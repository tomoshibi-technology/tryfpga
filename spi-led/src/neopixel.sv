==> flow/design.v <==
module neopixel_driver #(
  parameter LEDS = 200,
  parameter CLK_HZ = 50_000_000
)(
  input wire i_clk,
  input wire i_rst_n,
  input wire i_start,
  output reg o_busy,
  output wire [$clog2(LEDS*3)-1:0] o_rd_addr,  
  input wire [7:0] i_data,
  output reg o_neopixel_out,
  output reg o_frame_done,
  output wire[7:0] o_debug_state
);
assign o_debug_state = r_clk_cnt[15:8];  
localparam T0H_TCK = 15;   
localparam T0L_TCK = 45;   
localparam T1H_TCK = 30;   
localparam T1L_TCK = 30;   
localparam RST_TCK = 2500;  
typedef enum logic [2:0] {
  IDLE,
  LOAD,
  LOAD2,
  HI,
  LO,
  RST
} state_t;
state_t r_state = IDLE;
reg[15:0] r_clk_cnt = 0;
reg[2:0] r_bit_cnt = 0;  
reg[7:0] r_shift = 0;
reg [$clog2(LEDS*3)-1:0] r_byte_cnt = 0;  
assign o_rd_addr = LEDS*3 - r_byte_cnt-1;
always @(posedge i_clk)begin
  if(!i_rst_n) begin
    r_state <= IDLE;
    r_clk_cnt <= 0;
    r_bit_cnt <= 0;
    r_shift <= 0;
    r_byte_cnt <= 0;
  end else begin
    case (r_state)
      IDLE: begin
        if(i_start) begin
          o_busy <= 1'b1;
          r_state <= LOAD;
          r_byte_cnt <= LEDS*3-1;
        end else begin
          o_neopixel_out <= 1'b0;
          o_busy <= 1'b0;
          o_frame_done <= 1'b0;
        end
      end
      LOAD: 
        r_state <= LOAD2;
      LOAD2: begin
        r_state <= HI;
        o_neopixel_out <= 1'b1;
        r_shift <= i_data;
        r_bit_cnt <= 3'd7;
        r_clk_cnt <= (i_data[7]) ? T1H_TCK-1 : T0H_TCK-1;
      end
      HI: begin
        if(r_clk_cnt == 0) begin 
          r_state <= LO;
          o_neopixel_out <= 1'b0;
          r_clk_cnt <= (r_shift[7]) ? T1L_TCK-1 : T0L_TCK-1;
        end else begin
          r_clk_cnt <= r_clk_cnt-1;
        end
      end
      LO: begin
        if(r_clk_cnt == 0) begin  
          r_shift <= {r_shift[6:0], 1'b0};  
          if(r_bit_cnt == 0)begin  
            if(r_byte_cnt == 0) begin  
              r_state <= RST;
              o_frame_done <= 1'b1;
              r_clk_cnt <= RST_TCK - 1;
            end else begin
              r_state <= LOAD;
              r_byte_cnt <= r_byte_cnt - 1;
            end
          end else begin
            r_bit_cnt <= r_bit_cnt - 1;
            r_state <= HI;
            o_neopixel_out <= 1'b1;  
            r_clk_cnt <= (r_shift[6]) ? T1H_TCK - 1 : T0H_TCK - 1;
          end
        end else begin
          r_clk_cnt <= r_clk_cnt - 1;
        end
      end
      RST: begin
        o_neopixel_out <= 1'b0;
        if(r_clk_cnt == 0) begin
          r_state <= IDLE;
        end else begin
          r_clk_cnt <= r_clk_cnt - 1;
        end
      end
    endcase
  end
end
endmodule
== Tool chain data of neopixel_driver ==
What the tools print for neopixel_driver, step after step.
Line numbers count from 1 in the design file above.
Library cell names are shortened.
The mark -- stands for no value.
Design
  top: neopixel_driver
  clock: i_clk
  standard-cell library: sky130hd
  corner: tt_025C_1v80

== Word level ==
Yosys after proc, flatten, opt, wreduce and memory -nomap, before mapping. Memory bits, and registers merged into a memory's read port (data or address), are not among the register bits. Print and check cells are not counted. Equal cells are merged and count once.
Word-level totals
  bits in registers: 43
  bits in writable memories: 0
  bits in latches: 0
  elaborated cells: 82
  output and inout port bits: 21
  clocked read ports x word width: 0
  memories kept: 0
  memory bits (read-only): 0
  bits of input ports: 11
Operators by class
  $mul: 0
  $lt $le $gt $ge: 0
  reductions and logical operators: 17
  divide/modulo/power cells: 0
  shift operators: 0
  eq/ne operators: 16
  bitwise gates (word level): 0
  add/sub/neg operators: 5
  multiplexer cells: 36
Operators by type and width (count)
  16-bit two-way mux: 5
  16-bit parallel mux with 4-bit select: 1
  10-bit two-way mux: 4
  3-bit two-way mux: 8
  2-bit != test (second input constant): 10
  10-bit parallel mux with 2-bit select: 1
  3-bit parallel mux with 6-bit select: 1
  16-bit by 1-bit subtractor with 16-bit output (second input constant): 1
  16-bit logical NOT: 1
  8-bit parallel mux with 2-bit select: 1
  6-bit AND reduction: 2
  10-bit by 1-bit subtractor with 10-bit output (second input constant): 1
  10-bit subtractor (first input constant): 1
  10-bit by 2-bit subtractor with 10-bit output (second input constant): 1
  10-bit logical NOT: 1
  5-bit AND reduction: 2
  5-bit two-way mux: 2
  8-bit two-way mux: 1
  1-bit two-way mux: 8
  3-bit by 2-bit equality test with 1-bit output (second input constant): 2
  3-bit equality test (second input constant): 2
  3-bit logical NOT: 2
  3-bit AND reduction: 2
  6-bit nonzero test: 1
  3-bit parallel mux with 2-bit select: 1
  6-bit two-way mux: 1
  5-bit nonzero test: 1
  1-bit parallel mux with 5-bit select: 1
Not listed: further kinds 7, cells in them 9.

== Longest topological paths ==
Longest topological path by Yosys (ltp), each cell counted once; first at word level (registers and memories cut), then after technology mapping (sequential cells cut; the memories' decode and read muxes count).
Logic depth
  depth in word-level cells: 5
  ABC_AREA: 0
  gate-level depth with buffers: 9
  gate-level depth less buffers: 8

== Netlist ==
Yosys stat after the flow's synthesis: flattened, memories mapped to cells. It holds for the ABC_AREA given above (unset counts as 0); a run with the other value may have another netlist.
Totals and module areas in this step are rounded.
Cell types
  dfxtp_1: count 40, area in all 800.768 µm²
  nand2_1: count 43, area in all 161.405 µm²
  nor2_1: count 41, area in all 153.898 µm²
  a21oi_1: count 24, area in all 120.115 µm²
  xnor2_1: count 11, area in all 96.342 µm²
  edfxtp_1: count 3, area in all 90.086 µm²
  ha_1: count 7, area in all 87.584 µm²
  o21ai_0: count 17, area in all 85.082 µm²
  nor3_1: count 16, area in all 80.077 µm²
  a311oi_1: count 8, area in all 70.067 µm²
  buf_4: count 9, area in all 67.565 µm²
  inv_1: count 18, area in all 67.565 µm²
  nor4_4: count 3, area in all 63.811 µm²
  a211oi_1: count 7, area in all 52.55 µm²
  clkbuf_1: count 10, area in all 37.536 µm²
  o221a_2: count 3, area in all 33.782 µm²
  nand2b_1: count 5, area in all 31.28 µm²
  a221oi_2: count 2, area in all 30.029 µm²
Not listed: further types 46, cells in them 76.
Mapped netlist
  cell count: 343
  chip area (Yosys): 0.00275 mm²
  flip-flops: 43
  buffers: 25
  sequential area: 0.000891 mm²

== Timing after synthesis ==
Path of least setup slack by OpenSTA after synthesis, without wires, with an ideal clock, recovery checks aside; 20% of the period is set as input and as output delay. Where synthesis merged equal registers, the netlist keeps one of their names.
Timing after synthesis
  path kind: register to register
  start point: register r_byte_cnt[0]
  end point: register r_byte_cnt[6]
  stages on the path: 9
  library setup time: 0.132 ns
  delay of the path: 2.242 ns
  required time: 1.948 ns
  launch time at the first pin: 0.000 ns
  buffers on the path: 0
  period: 2.08 ns
  path slack: -0.162 ns
  data arrival time: 2.110 ns
  period reached after synthesis: 2.242 ns
"delay of the path" is the arrival time less input delay plus setup time.
"stages on the path": output pins that drive a net of the path, with the launching flip-flop's if there is one; two outputs of one cell count as two.
"period reached after synthesis" is the clock period less the worst setup slack; recovery checks do not enter. This is arithmetic on one report: input and output delays are still those of the set period (20% each).
The rows between start and end are the longest chain of elaborated cells between them; the timing report does not say that the signal goes this way. Where chains are equally long, one stands for them.
Each line given opens the expression or statement behind the cell; cells for indexed reads and writes are added by Yosys, which also makes memories of some case tables.
A register here has more assigning lines than the two given.
Between the ends, after synthesis
  path through: dfxtp_1 -> inv_1 -> ha_1 -> or3b_4 -> or4_4 -> a21boi_2 -> nor3_1 -> xnor2_1 -> a21oi_1
  length of the longest elaborated chain: 5
  elaborated cells on any way between the ends: 8
  RTL lines with such cells: 5
  classes of those cells: add/sub: 1; eq/ne: 1; mux: 4; reduce/logical: 2
Ends and longest elaborated chain, after synthesis
  from (decl): line 33  | reg [$clog2(LEDS*3)-1:0] r_byte_cnt = 0;
  from (assign): line 48  | r_byte_cnt <= LEDS*3-1;
  from (assign): line 83  | r_byte_cnt <= r_byte_cnt - 1;
  10-bit by 1-bit subtractor with 10-bit output: line 83
  10-bit two-way mux: line 77  | if(r_byte_cnt == 0) begin
  10-bit two-way mux: line 76  | if(r_bit_cnt == 0)begin
  10-bit two-way mux: line 74  | if(r_clk_cnt == 0) begin
  10-bit parallel mux with 2-bit select: line 43  | case (r_state)
  to (assign): line 48
  to (assign): line 83
  to (decl): line 33
Some nets on the timed path still bear RTL names; the line given drives or declares the net.
Named nets, after synthesis
  o_rd_addr[0]: line 34  | assign o_rd_addr = LEDS*3 - r_byte_cnt-1;

== Worst path after layout ==
From the final timing report of run A: the path of least setup slack in the routed layout; clock arrival at registers is part of the times.
Timing post-layout
  path kind: register to output
  start point: register r_byte_cnt[3]
  end point: output o_rd_addr[9]
  stages on the path: 6
  data arrival time: 1.93 ns
  output delay: 0.53 ns
  required time: 2.13 ns
  path slack: 0.20 ns
  period: 2.66 ns
  launch time at the first pin: 0.30 ns
  buffers on the path: 1
The rows between start and end are the longest chain of elaborated cells between them; the timing report does not say that the signal goes this way. Where chains are equally long, one stands for them.
A register here has more assigning lines than the two given.
Between the ends, post-layout
  path through: dfxtp_1 -> ha_1 -> o21ai_1 -> nand2b_1 -> xnor2_1 -> clkdlybuf4s50_1
  length of the longest elaborated chain: 2
  elaborated cells on any way between the ends: 2
  RTL lines with such cells: 1
  classes of those cells: add/sub: 2
Ends and longest elaborated chain, post-layout
  from (decl): line 33  | reg [$clog2(LEDS*3)-1:0] r_byte_cnt = 0;
  from (assign): line 48  | r_byte_cnt <= LEDS*3-1;
  from (assign): line 83  | r_byte_cnt <= r_byte_cnt - 1;
  10-bit subtractor: line 34  | assign o_rd_addr = LEDS*3 - r_byte_cnt-1;
  10-bit by 2-bit subtractor with 10-bit output: line 34
  to (decl): line 9  | output wire [$clog2(LEDS*3)-1:0] o_rd_addr,

Subject: flow runs of neopixel_driver

Hi,

Measured results for neopixel_driver: 2 stored runs of the Yosys and OpenROAD flow on sky130hd. The settings differ; the order carries no meaning. The constraints put input and output delay at 20% of the set period each and load the outputs with 0.01 pF.
By "achieved clock period" is meant the clock period of the run minus its worst setup slack. This is arithmetic on one report: input and output delays are still those of the set period (20% each).
"power" rests on the timing tool's default activity at the inputs, not on a simulated workload.
Values from the reports are rounded here.

Run A
==> flow/run.sh <==
#!/bin/bash
# the make line also repeats the synthesis and layout settings of config.mk as NAME=value (left out here)
make -C /OpenROAD-flow-scripts/flow DESIGN_CONFIG=/design/flow/config.mk WORK_HOME=/design/flow/orfs CLKGATE_MAP_FILE= finish
==> flow/config.mk <==
export PLATFORM = sky130hd
export DESIGN_NAME = neopixel_driver
export DESIGN_NICKNAME = neopixel_driver
export VERILOG_FILES = /design/flow/design.v
export SDC_FILE = /design/flow/constraint.sdc
export NUM_CORES = 4
export LEC_CHECK = 0
export CAP_MARGIN = 20
export CORE_MARGIN = 2
export CORE_UTILIZATION = 40
export SLEW_MARGIN = 20
==> flow/constraint.sdc <==
create_clock -name core_clock -period 2.66 [get_ports {i_clk}]
set_input_delay 0.5320 -clock core_clock [delete_from_list [all_inputs] [get_ports {i_clk}]]
set_output_delay 0.5320 -clock core_clock [all_outputs]
set_load 0.01 [all_outputs]

==> results of run A <==
chip area after synthesis (Yosys): 0.00275 mm²
die area: 0.00755 mm²
utilization: 48.2%
worst setup slack after layout: 0.197 ns
worst hold slack: 0.478 ns
power: 0.00495 W
achieved clock period: 2.463 ns

Run B
==> flow/run.sh <==
#!/bin/bash
# the make line also repeats the synthesis and layout settings of config.mk as NAME=value (left out here)
make -C /OpenROAD-flow-scripts/flow DESIGN_CONFIG=/design/flow/config.mk WORK_HOME=/design/flow/orfs CLKGATE_MAP_FILE= finish
==> flow/config.mk <==
export PLATFORM = sky130hd
export DESIGN_NAME = neopixel_driver
export DESIGN_NICKNAME = neopixel_driver
export VERILOG_FILES = /design/flow/design.v
export SDC_FILE = /design/flow/constraint.sdc
export NUM_CORES = 4
export LEC_CHECK = 0
export CAP_MARGIN = 20
export CELL_PAD_IN_SITES_GLOBAL_PLACEMENT = 2
export CORE_MARGIN = 9
export CORE_UTILIZATION = 56
export CTS_CLUSTER_DIAMETER = 211
export CTS_CLUSTER_SIZE = 39
export GPL_ROUTABILITY_DRIVEN = 1
export GPL_TIMING_DRIVEN = 1
export MAX_ROUTING_LAYER = met5
export SLEW_MARGIN = 20
==> flow/constraint.sdc <==
create_clock -name core_clock -period 3.05 [get_ports {i_clk}]
set_input_delay 0.6100 -clock core_clock [delete_from_list [all_inputs] [get_ports {i_clk}]]
set_output_delay 0.6100 -clock core_clock [all_outputs]
set_load 0.01 [all_outputs]

==> results of run B <==
did not finish, placement stopped with GPL-0301

Regards
