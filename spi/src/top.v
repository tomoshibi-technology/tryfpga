==> flow/design.v <==
module spi_syn_slave(
    input wire clk,
    input  wire rst_n,
    output reg [7:0] rx_data,
    output wire data_valid,
    input  wire sclk,
    input  wire cs,
    input  wire mosi
);
reg[2:0] buf_sclk, buf_cs, buf_mosi;
always @(posedge clk)begin
  if(!rst_n) begin
    buf_sclk <= 3'b111;
    buf_cs <= 3'b111;
    buf_mosi <= 3'b000;
  end else begin
    buf_sclk <= {buf_sclk[1:0], sclk};
    buf_cs <= {buf_cs[1:0], cs};
    buf_mosi <= {buf_mosi[1:0], mosi};
  end
end
wire sclk_rise;
wire cs_rise;
assign sclk_rise = ((buf_sclk[2]==1'b0)&&(buf_sclk[1]==1'b1))?1'b1:1'b0;
assign cs_rise = ((buf_cs[2]==1'b0)&&(buf_cs[1]==1'b1))?1'b1:1'b0;
reg [7:0] rx_shift_reg;
reg [2:0] bit_cnt;
reg [1:0] buf_data_valid;
assign data_valid = buf_data_valid[1];
always@(posedge clk) begin
  if(!rst_n) begin
    rx_data <= 8'b0;
    buf_data_valid <= 2'b0;
    bit_cnt <= 3'b0;
    rx_shift_reg <= 8'b0;
  end else begin
    if(sclk_rise) begin
      if(bit_cnt == 3'b111) begin
        bit_cnt <= 3'b0;
        rx_data <= {rx_shift_reg[6:0], buf_mosi[2]};
      end else begin
        bit_cnt <= (bit_cnt + 1) & 3'b111;
        rx_shift_reg <= {rx_shift_reg[6:0], buf_mosi[2]};
      end
    end else if(cs_rise) begin
      bit_cnt <= 3'b0;
      rx_shift_reg <= 8'b0;
    end
    buf_data_valid <= {buf_data_valid[0], (sclk_rise && (bit_cnt == 3'b111))};
  end
end
endmodule
module top (
    input wire clk50m,
    input wire rst_n,
    input wire sclk,
    input wire cs,
    input wire mosi,
    output wire [8:0] led,
    output wire o_sclk,
    output wire o_cs,
    output wire o_mosi
); 
    wire data_valid;
    wire [7:0] rx_data;
    assign led[7:0] = rx_data[7:0];  
    assign led[8] = data_valid;  
    assign o_sclk = sclk;
    assign o_cs = cs;
    assign o_mosi = mosi;
    spi_syn_slave my_spi_syn(
        .clk(clk50m),
        .rst_n(rst_n),
        .rx_data(rx_data),
        .data_valid(data_valid),
        .sclk(sclk),
        .cs(cs),
        .mosi(mosi)
    );
endmodule
* Tool chain data of top
What the tools print for top, step after step.
Lines are those of the file above, counted from 1.
The mark -- stands for no value.
- Design top :: top
- Clock input :: clk50m
- Standard-cell library :: sky130hd
- Library corner :: tt_025C_1v80

* After elaboration
Source: Yosys, flattened and elaborated, memories not mapped. Widths are those after wreduce. Registers that Yosys merges into a memory's read port (data or address) are not register bits. Print and check cells do not count. Equal cells are merged and count once.
- Register bits after elaboration :: 29
- Bits of input ports :: 5
- Output and inout bits :: 12
- Word-level cells :: 26
- $add $sub $neg :: 1
- Eq/ne operators :: 2
- Multiplexer cells :: 8
- Bitwise gates (word level) :: 2
- Reductions and logical operators :: 6
** Operator list (number)
- 2-to-1 mux 7 bit :: 3
- 2-to-1 mux 3 bit :: 3
- AND reduction 2 bit :: 2
- logical AND 1 bit :: 3
- adder 3 x 1 -> 3 bit with constant B :: 1
- == test 3 bit with constant B :: 1
- inverter 1 bit :: 2
- inequality test 2 bit with constant B :: 1
- nonzero test 2 bit :: 1
- 2-to-1 mux 1 bit :: 2

* Logic depth
Yosys ltp: most cells in a row. Word level: on the elaborated netlist, between registers, memories and ports. Mapped: between sequential cells and ports; inverters and the memories' decode and read muxes count.
- Word-level depth :: 5
- ABC_AREA :: 0
- Depth in mapped cells :: 6
- Depth with buffers taken out :: 5

* After synthesis
Source: synth_stat.txt of the flow (Yosys; design flattened, memories mapped). It holds for the ABC_AREA given above (unset counts as 0); a run with the other value may have another netlist.
** Cell types
- sky130_fd_sc_hd__dfxtp_1 :: number 29, total area 580.557 um^2
- sky130_fd_sc_hd__a22o_1 :: number 7, total area 61.309 um^2
- sky130_fd_sc_hd__a21oi_1 :: number 11, total area 55.053 um^2
- sky130_fd_sc_hd__nand3_1 :: number 11, total area 55.053 um^2
- sky130_fd_sc_hd__nand2b_1 :: number 8, total area 50.048 um^2
- sky130_fd_sc_hd__nand2_1 :: number 10, total area 37.536 um^2
- sky130_fd_sc_hd__buf_4 :: number 4, total area 30.029 um^2
- sky130_fd_sc_hd__and2_1 :: number 4, total area 25.024 um^2
- sky130_fd_sc_hd__ha_1 :: number 2, total area 25.024 um^2
- sky130_fd_sc_hd__clkbuf_1 :: number 3, total area 11.261 um^2
- sky130_fd_sc_hd__or3b_4 :: number 1, total area 11.261 um^2
- sky130_fd_sc_hd__o211a_2 :: number 1, total area 10.01 um^2
- sky130_fd_sc_hd__nand3b_1 :: number 1, total area 7.507 um^2
- sky130_fd_sc_hd__nor2_2 :: number 1, total area 6.256 um^2
- sky130_fd_sc_hd__nor2b_1 :: number 1, total area 6.256 um^2
- sky130_fd_sc_hd__or2_0 :: number 1, total area 6.256 um^2
- sky130_fd_sc_hd__buf_2 :: number 1, total area 5.005 um^2
- sky130_fd_sc_hd__inv_2 :: number 1, total area 3.754 um^2
- sky130_fd_sc_hd__nor2_1 :: number 1, total area 3.754 um^2
- Standard cells after synthesis :: 98
- Cell area after synthesis :: 991.0 um^2
- Area of sequential cells :: 580.6 um^2
- Mapped flip-flops :: 29
- Buffers :: 8
The figures by module come from a second, unflattened synthesis with its own total; it is not the netlist above.
- Cell total of the unflattened synthesis :: 98
- Area (unflattened synthesis) :: 991.0 um^2
Each row is one instance without its submodules.
** Modules
- spi_syn_slave :: times used 1, cells 94, area 960.9 um^2, seq. area 580.6 um^2
- top :: times used 1, cells 4, area 30.0 um^2, seq. area 0.0 um^2

* Timing after synthesis
OpenSTA on the mapped netlist: ideal clock, no wires. The path of least setup slack (recovery checks aside). Input and output delay are each 20% of the period. Register names are those of the netlist, which keeps one name where synthesis merged equal registers.
- Path kind :: reg-to-reg
- From :: register my_spi_syn.bit_cnt[0]
- To :: register my_spi_syn.rx_shift_reg[0]
- Period :: 3390 ps
- Library setup time :: 117 ps
- Launch time at the first pin :: 0 ps
- Arrival time :: 1605 ps
- Data required time :: 3273 ps
- Setup slack :: 1669 ps
- Path delay :: 1722 ps
- Stages :: 7
- Path buffers :: 1
- Period reached after synthesis :: 1721 ps
"path delay" = arrival - input delay + setup time.
"stages" counts driving pins, that of a launching flip-flop among them; a cell with two outputs on the path counts twice.
"period reached after synthesis" = period - worst setup slack (recovery checks aside). The figure is calculated, with input and output delays left at 20% of the set period.
Between the ends stands the longest chain of elaborated cells between them, by number of cells; it is not shown to be the way that was timed. Of several equally long chains one is given.
Each line given opens the expression or statement behind the cell; cells for indexed reads and writes are added by Yosys, which also makes memories of some case tables.
A register here has more assigning lines than the two given.
- Cells stage by stage :: sky130_fd_sc_hd__dfxtp_1 -> sky130_fd_sc_hd__ha_1 -> sky130_fd_sc_hd__ha_1 -> sky130_fd_sc_hd__buf_2 -> sky130_fd_sc_hd__or3b_4 -> sky130_fd_sc_hd__o211a_2 -> sky130_fd_sc_hd__a22o_1
- Cells in the longest elaborated chain :: 3
- Elaborated cells on any way between the ends :: 5
- Classes of those cells :: 2 x eq/ne; 2 x mux; 1 x reduce/logical
** RTL lines, path after synthesis
- from (decl) :: line 27 : reg [2:0] bit_cnt;
- from (assign) :: line 34 : bit_cnt <= 3'b0;
- from (assign) :: line 42 : bit_cnt <= (bit_cnt + 1) & 3'b111;
- == test 3 bit :: line 38 : if(bit_cnt == 3'b111) begin
- 2-to-1 mux 7 bit :: line 38
- 2-to-1 mux 7 bit :: line 37 : if(sclk_rise) begin
- to (assign) :: line 35 : rx_shift_reg <= 8'b0;
- to (assign) :: line 43 : rx_shift_reg <= {rx_shift_reg[6:0], buf_mosi[2]};
- to (decl) :: line 26 : reg [7:0] rx_shift_reg;

* Worst path after layout
Path of least setup slack in the final report of flow run 2 (OpenROAD, finished layout, wires in). Where an end is a register, its clock arrival counts in the times.
The report prints the path's times to 10 ps; the period is as set.
- Path kind :: reg-to-reg
- From :: register my_spi_syn.bit_cnt[1]
- To :: register my_spi_syn.rx_shift_reg[2]
- Period :: 1710 ps
- Library setup time :: 110 ps
- Launch time at the first pin :: 320 ps
- Arrival time :: 1780 ps
- Data required time :: 1930 ps
- Setup slack :: 140 ps
- Stages :: 6
- Path buffers :: 0
Between the ends stands the longest chain of elaborated cells between them, by number of cells; it is not shown to be the way that was timed. Of several equally long chains one is given.
A register here has more assigning lines than the two given.
- Cells stage by stage :: sky130_fd_sc_hd__dfxtp_2 -> sky130_fd_sc_hd__ha_4 -> sky130_fd_sc_hd__ha_4 -> sky130_fd_sc_hd__or3b_4 -> sky130_fd_sc_hd__o211a_4 -> sky130_fd_sc_hd__a22o_1
- Cells in the longest elaborated chain :: 3
- Elaborated cells on any way between the ends :: 5
- Classes of those cells :: 2 x eq/ne; 2 x mux; 1 x reduce/logical
** RTL lines, path post-layout
- from (decl) :: line 27 : reg [2:0] bit_cnt;
- from (assign) :: line 34 : bit_cnt <= 3'b0;
- from (assign) :: line 42 : bit_cnt <= (bit_cnt + 1) & 3'b111;
- == test 3 bit :: line 38 : if(bit_cnt == 3'b111) begin
- 2-to-1 mux 7 bit :: line 38
- 2-to-1 mux 7 bit :: line 37 : if(sclk_rise) begin
- to (assign) :: line 35 : rx_shift_reg <= 8'b0;
- to (assign) :: line 43 : rx_shift_reg <= {rx_shift_reg[6:0], buf_mosi[2]};
- to (decl) :: line 26 : reg [7:0] rx_shift_reg;

Data sheet: physical implementation of top

Below are 2 stored runs of the flow (Yosys, OpenROAD; platform sky130hd) on top, each with its settings and what was measured, unordered. Constraints: input delay and output delay 20% of the set period each, output load 0.01 pF.
"reached clock period" is the run's clock period less its worst setup slack. It is reckoned from that one timing run; input and output delays stay at 20% of the period that was set.
"time of the worst setup path" means the part of the period allowed to the worst setup path (the constraints hold back 20% at inputs and 20% at outputs) less its slack; where the path has registers, the arrival times of their clocks count too.
"total design power" rests on the timing tool's default activity at the inputs, not on a simulated workload.
"time of the worst setup path" is given in steps of 10 ps.

** Flow run 1
- Settings :: period_ns=3.02; CORE_UTILIZATION=60; PLACE_DENSITY_LB_ADDON=0.09; CORE_MARGIN=2; CELL_PAD_IN_SITES_DETAIL_PLACEMENT=2; GPL_TIMING_DRIVEN=1; CTS_CLUSTER_SIZE=40; CAP_MARGIN=20; SLEW_MARGIN=40; MIN_ROUTING_LAYER=met1
- Outcome :: no final report: placement broke off with DPL-0033

** Flow run 2
- Settings :: period_ns=1.71; CORE_UTILIZATION=57; SETUP_SLACK_MARGIN=0.18; PLACE_DENSITY_LB_ADDON=0.15; TNS_END_PERCENT=60; ABC_AREA=0; GPL_TIMING_DRIVEN=1; CTS_CLUSTER_SIZE=74; CTS_CLUSTER_DIAMETER=149; CAP_MARGIN=10; MIN_ROUTING_LAYER=met2; MAX_ROUTING_LAYER=met5; CORE_MARGIN=2; SLEW_MARGIN=20
- Chip area after synthesis (Yosys) :: 991.0 um^2
- Reached clock period :: 1565 ps
- Worst hold slack in the final report :: 416 ps
- Total design power :: 0.001126 W
- Sum of negative setup slack :: 0 ps
- Worst setup slack after layout :: 145 ps
- Area of the standard cells in the finished layout :: 1258.7 um^2
- Utilization after routing :: 0.754
- Time of the worst setup path :: 1570 ps
- Worst setup path type :: reg-to-reg
- Die footprint :: 2088.0 um^2
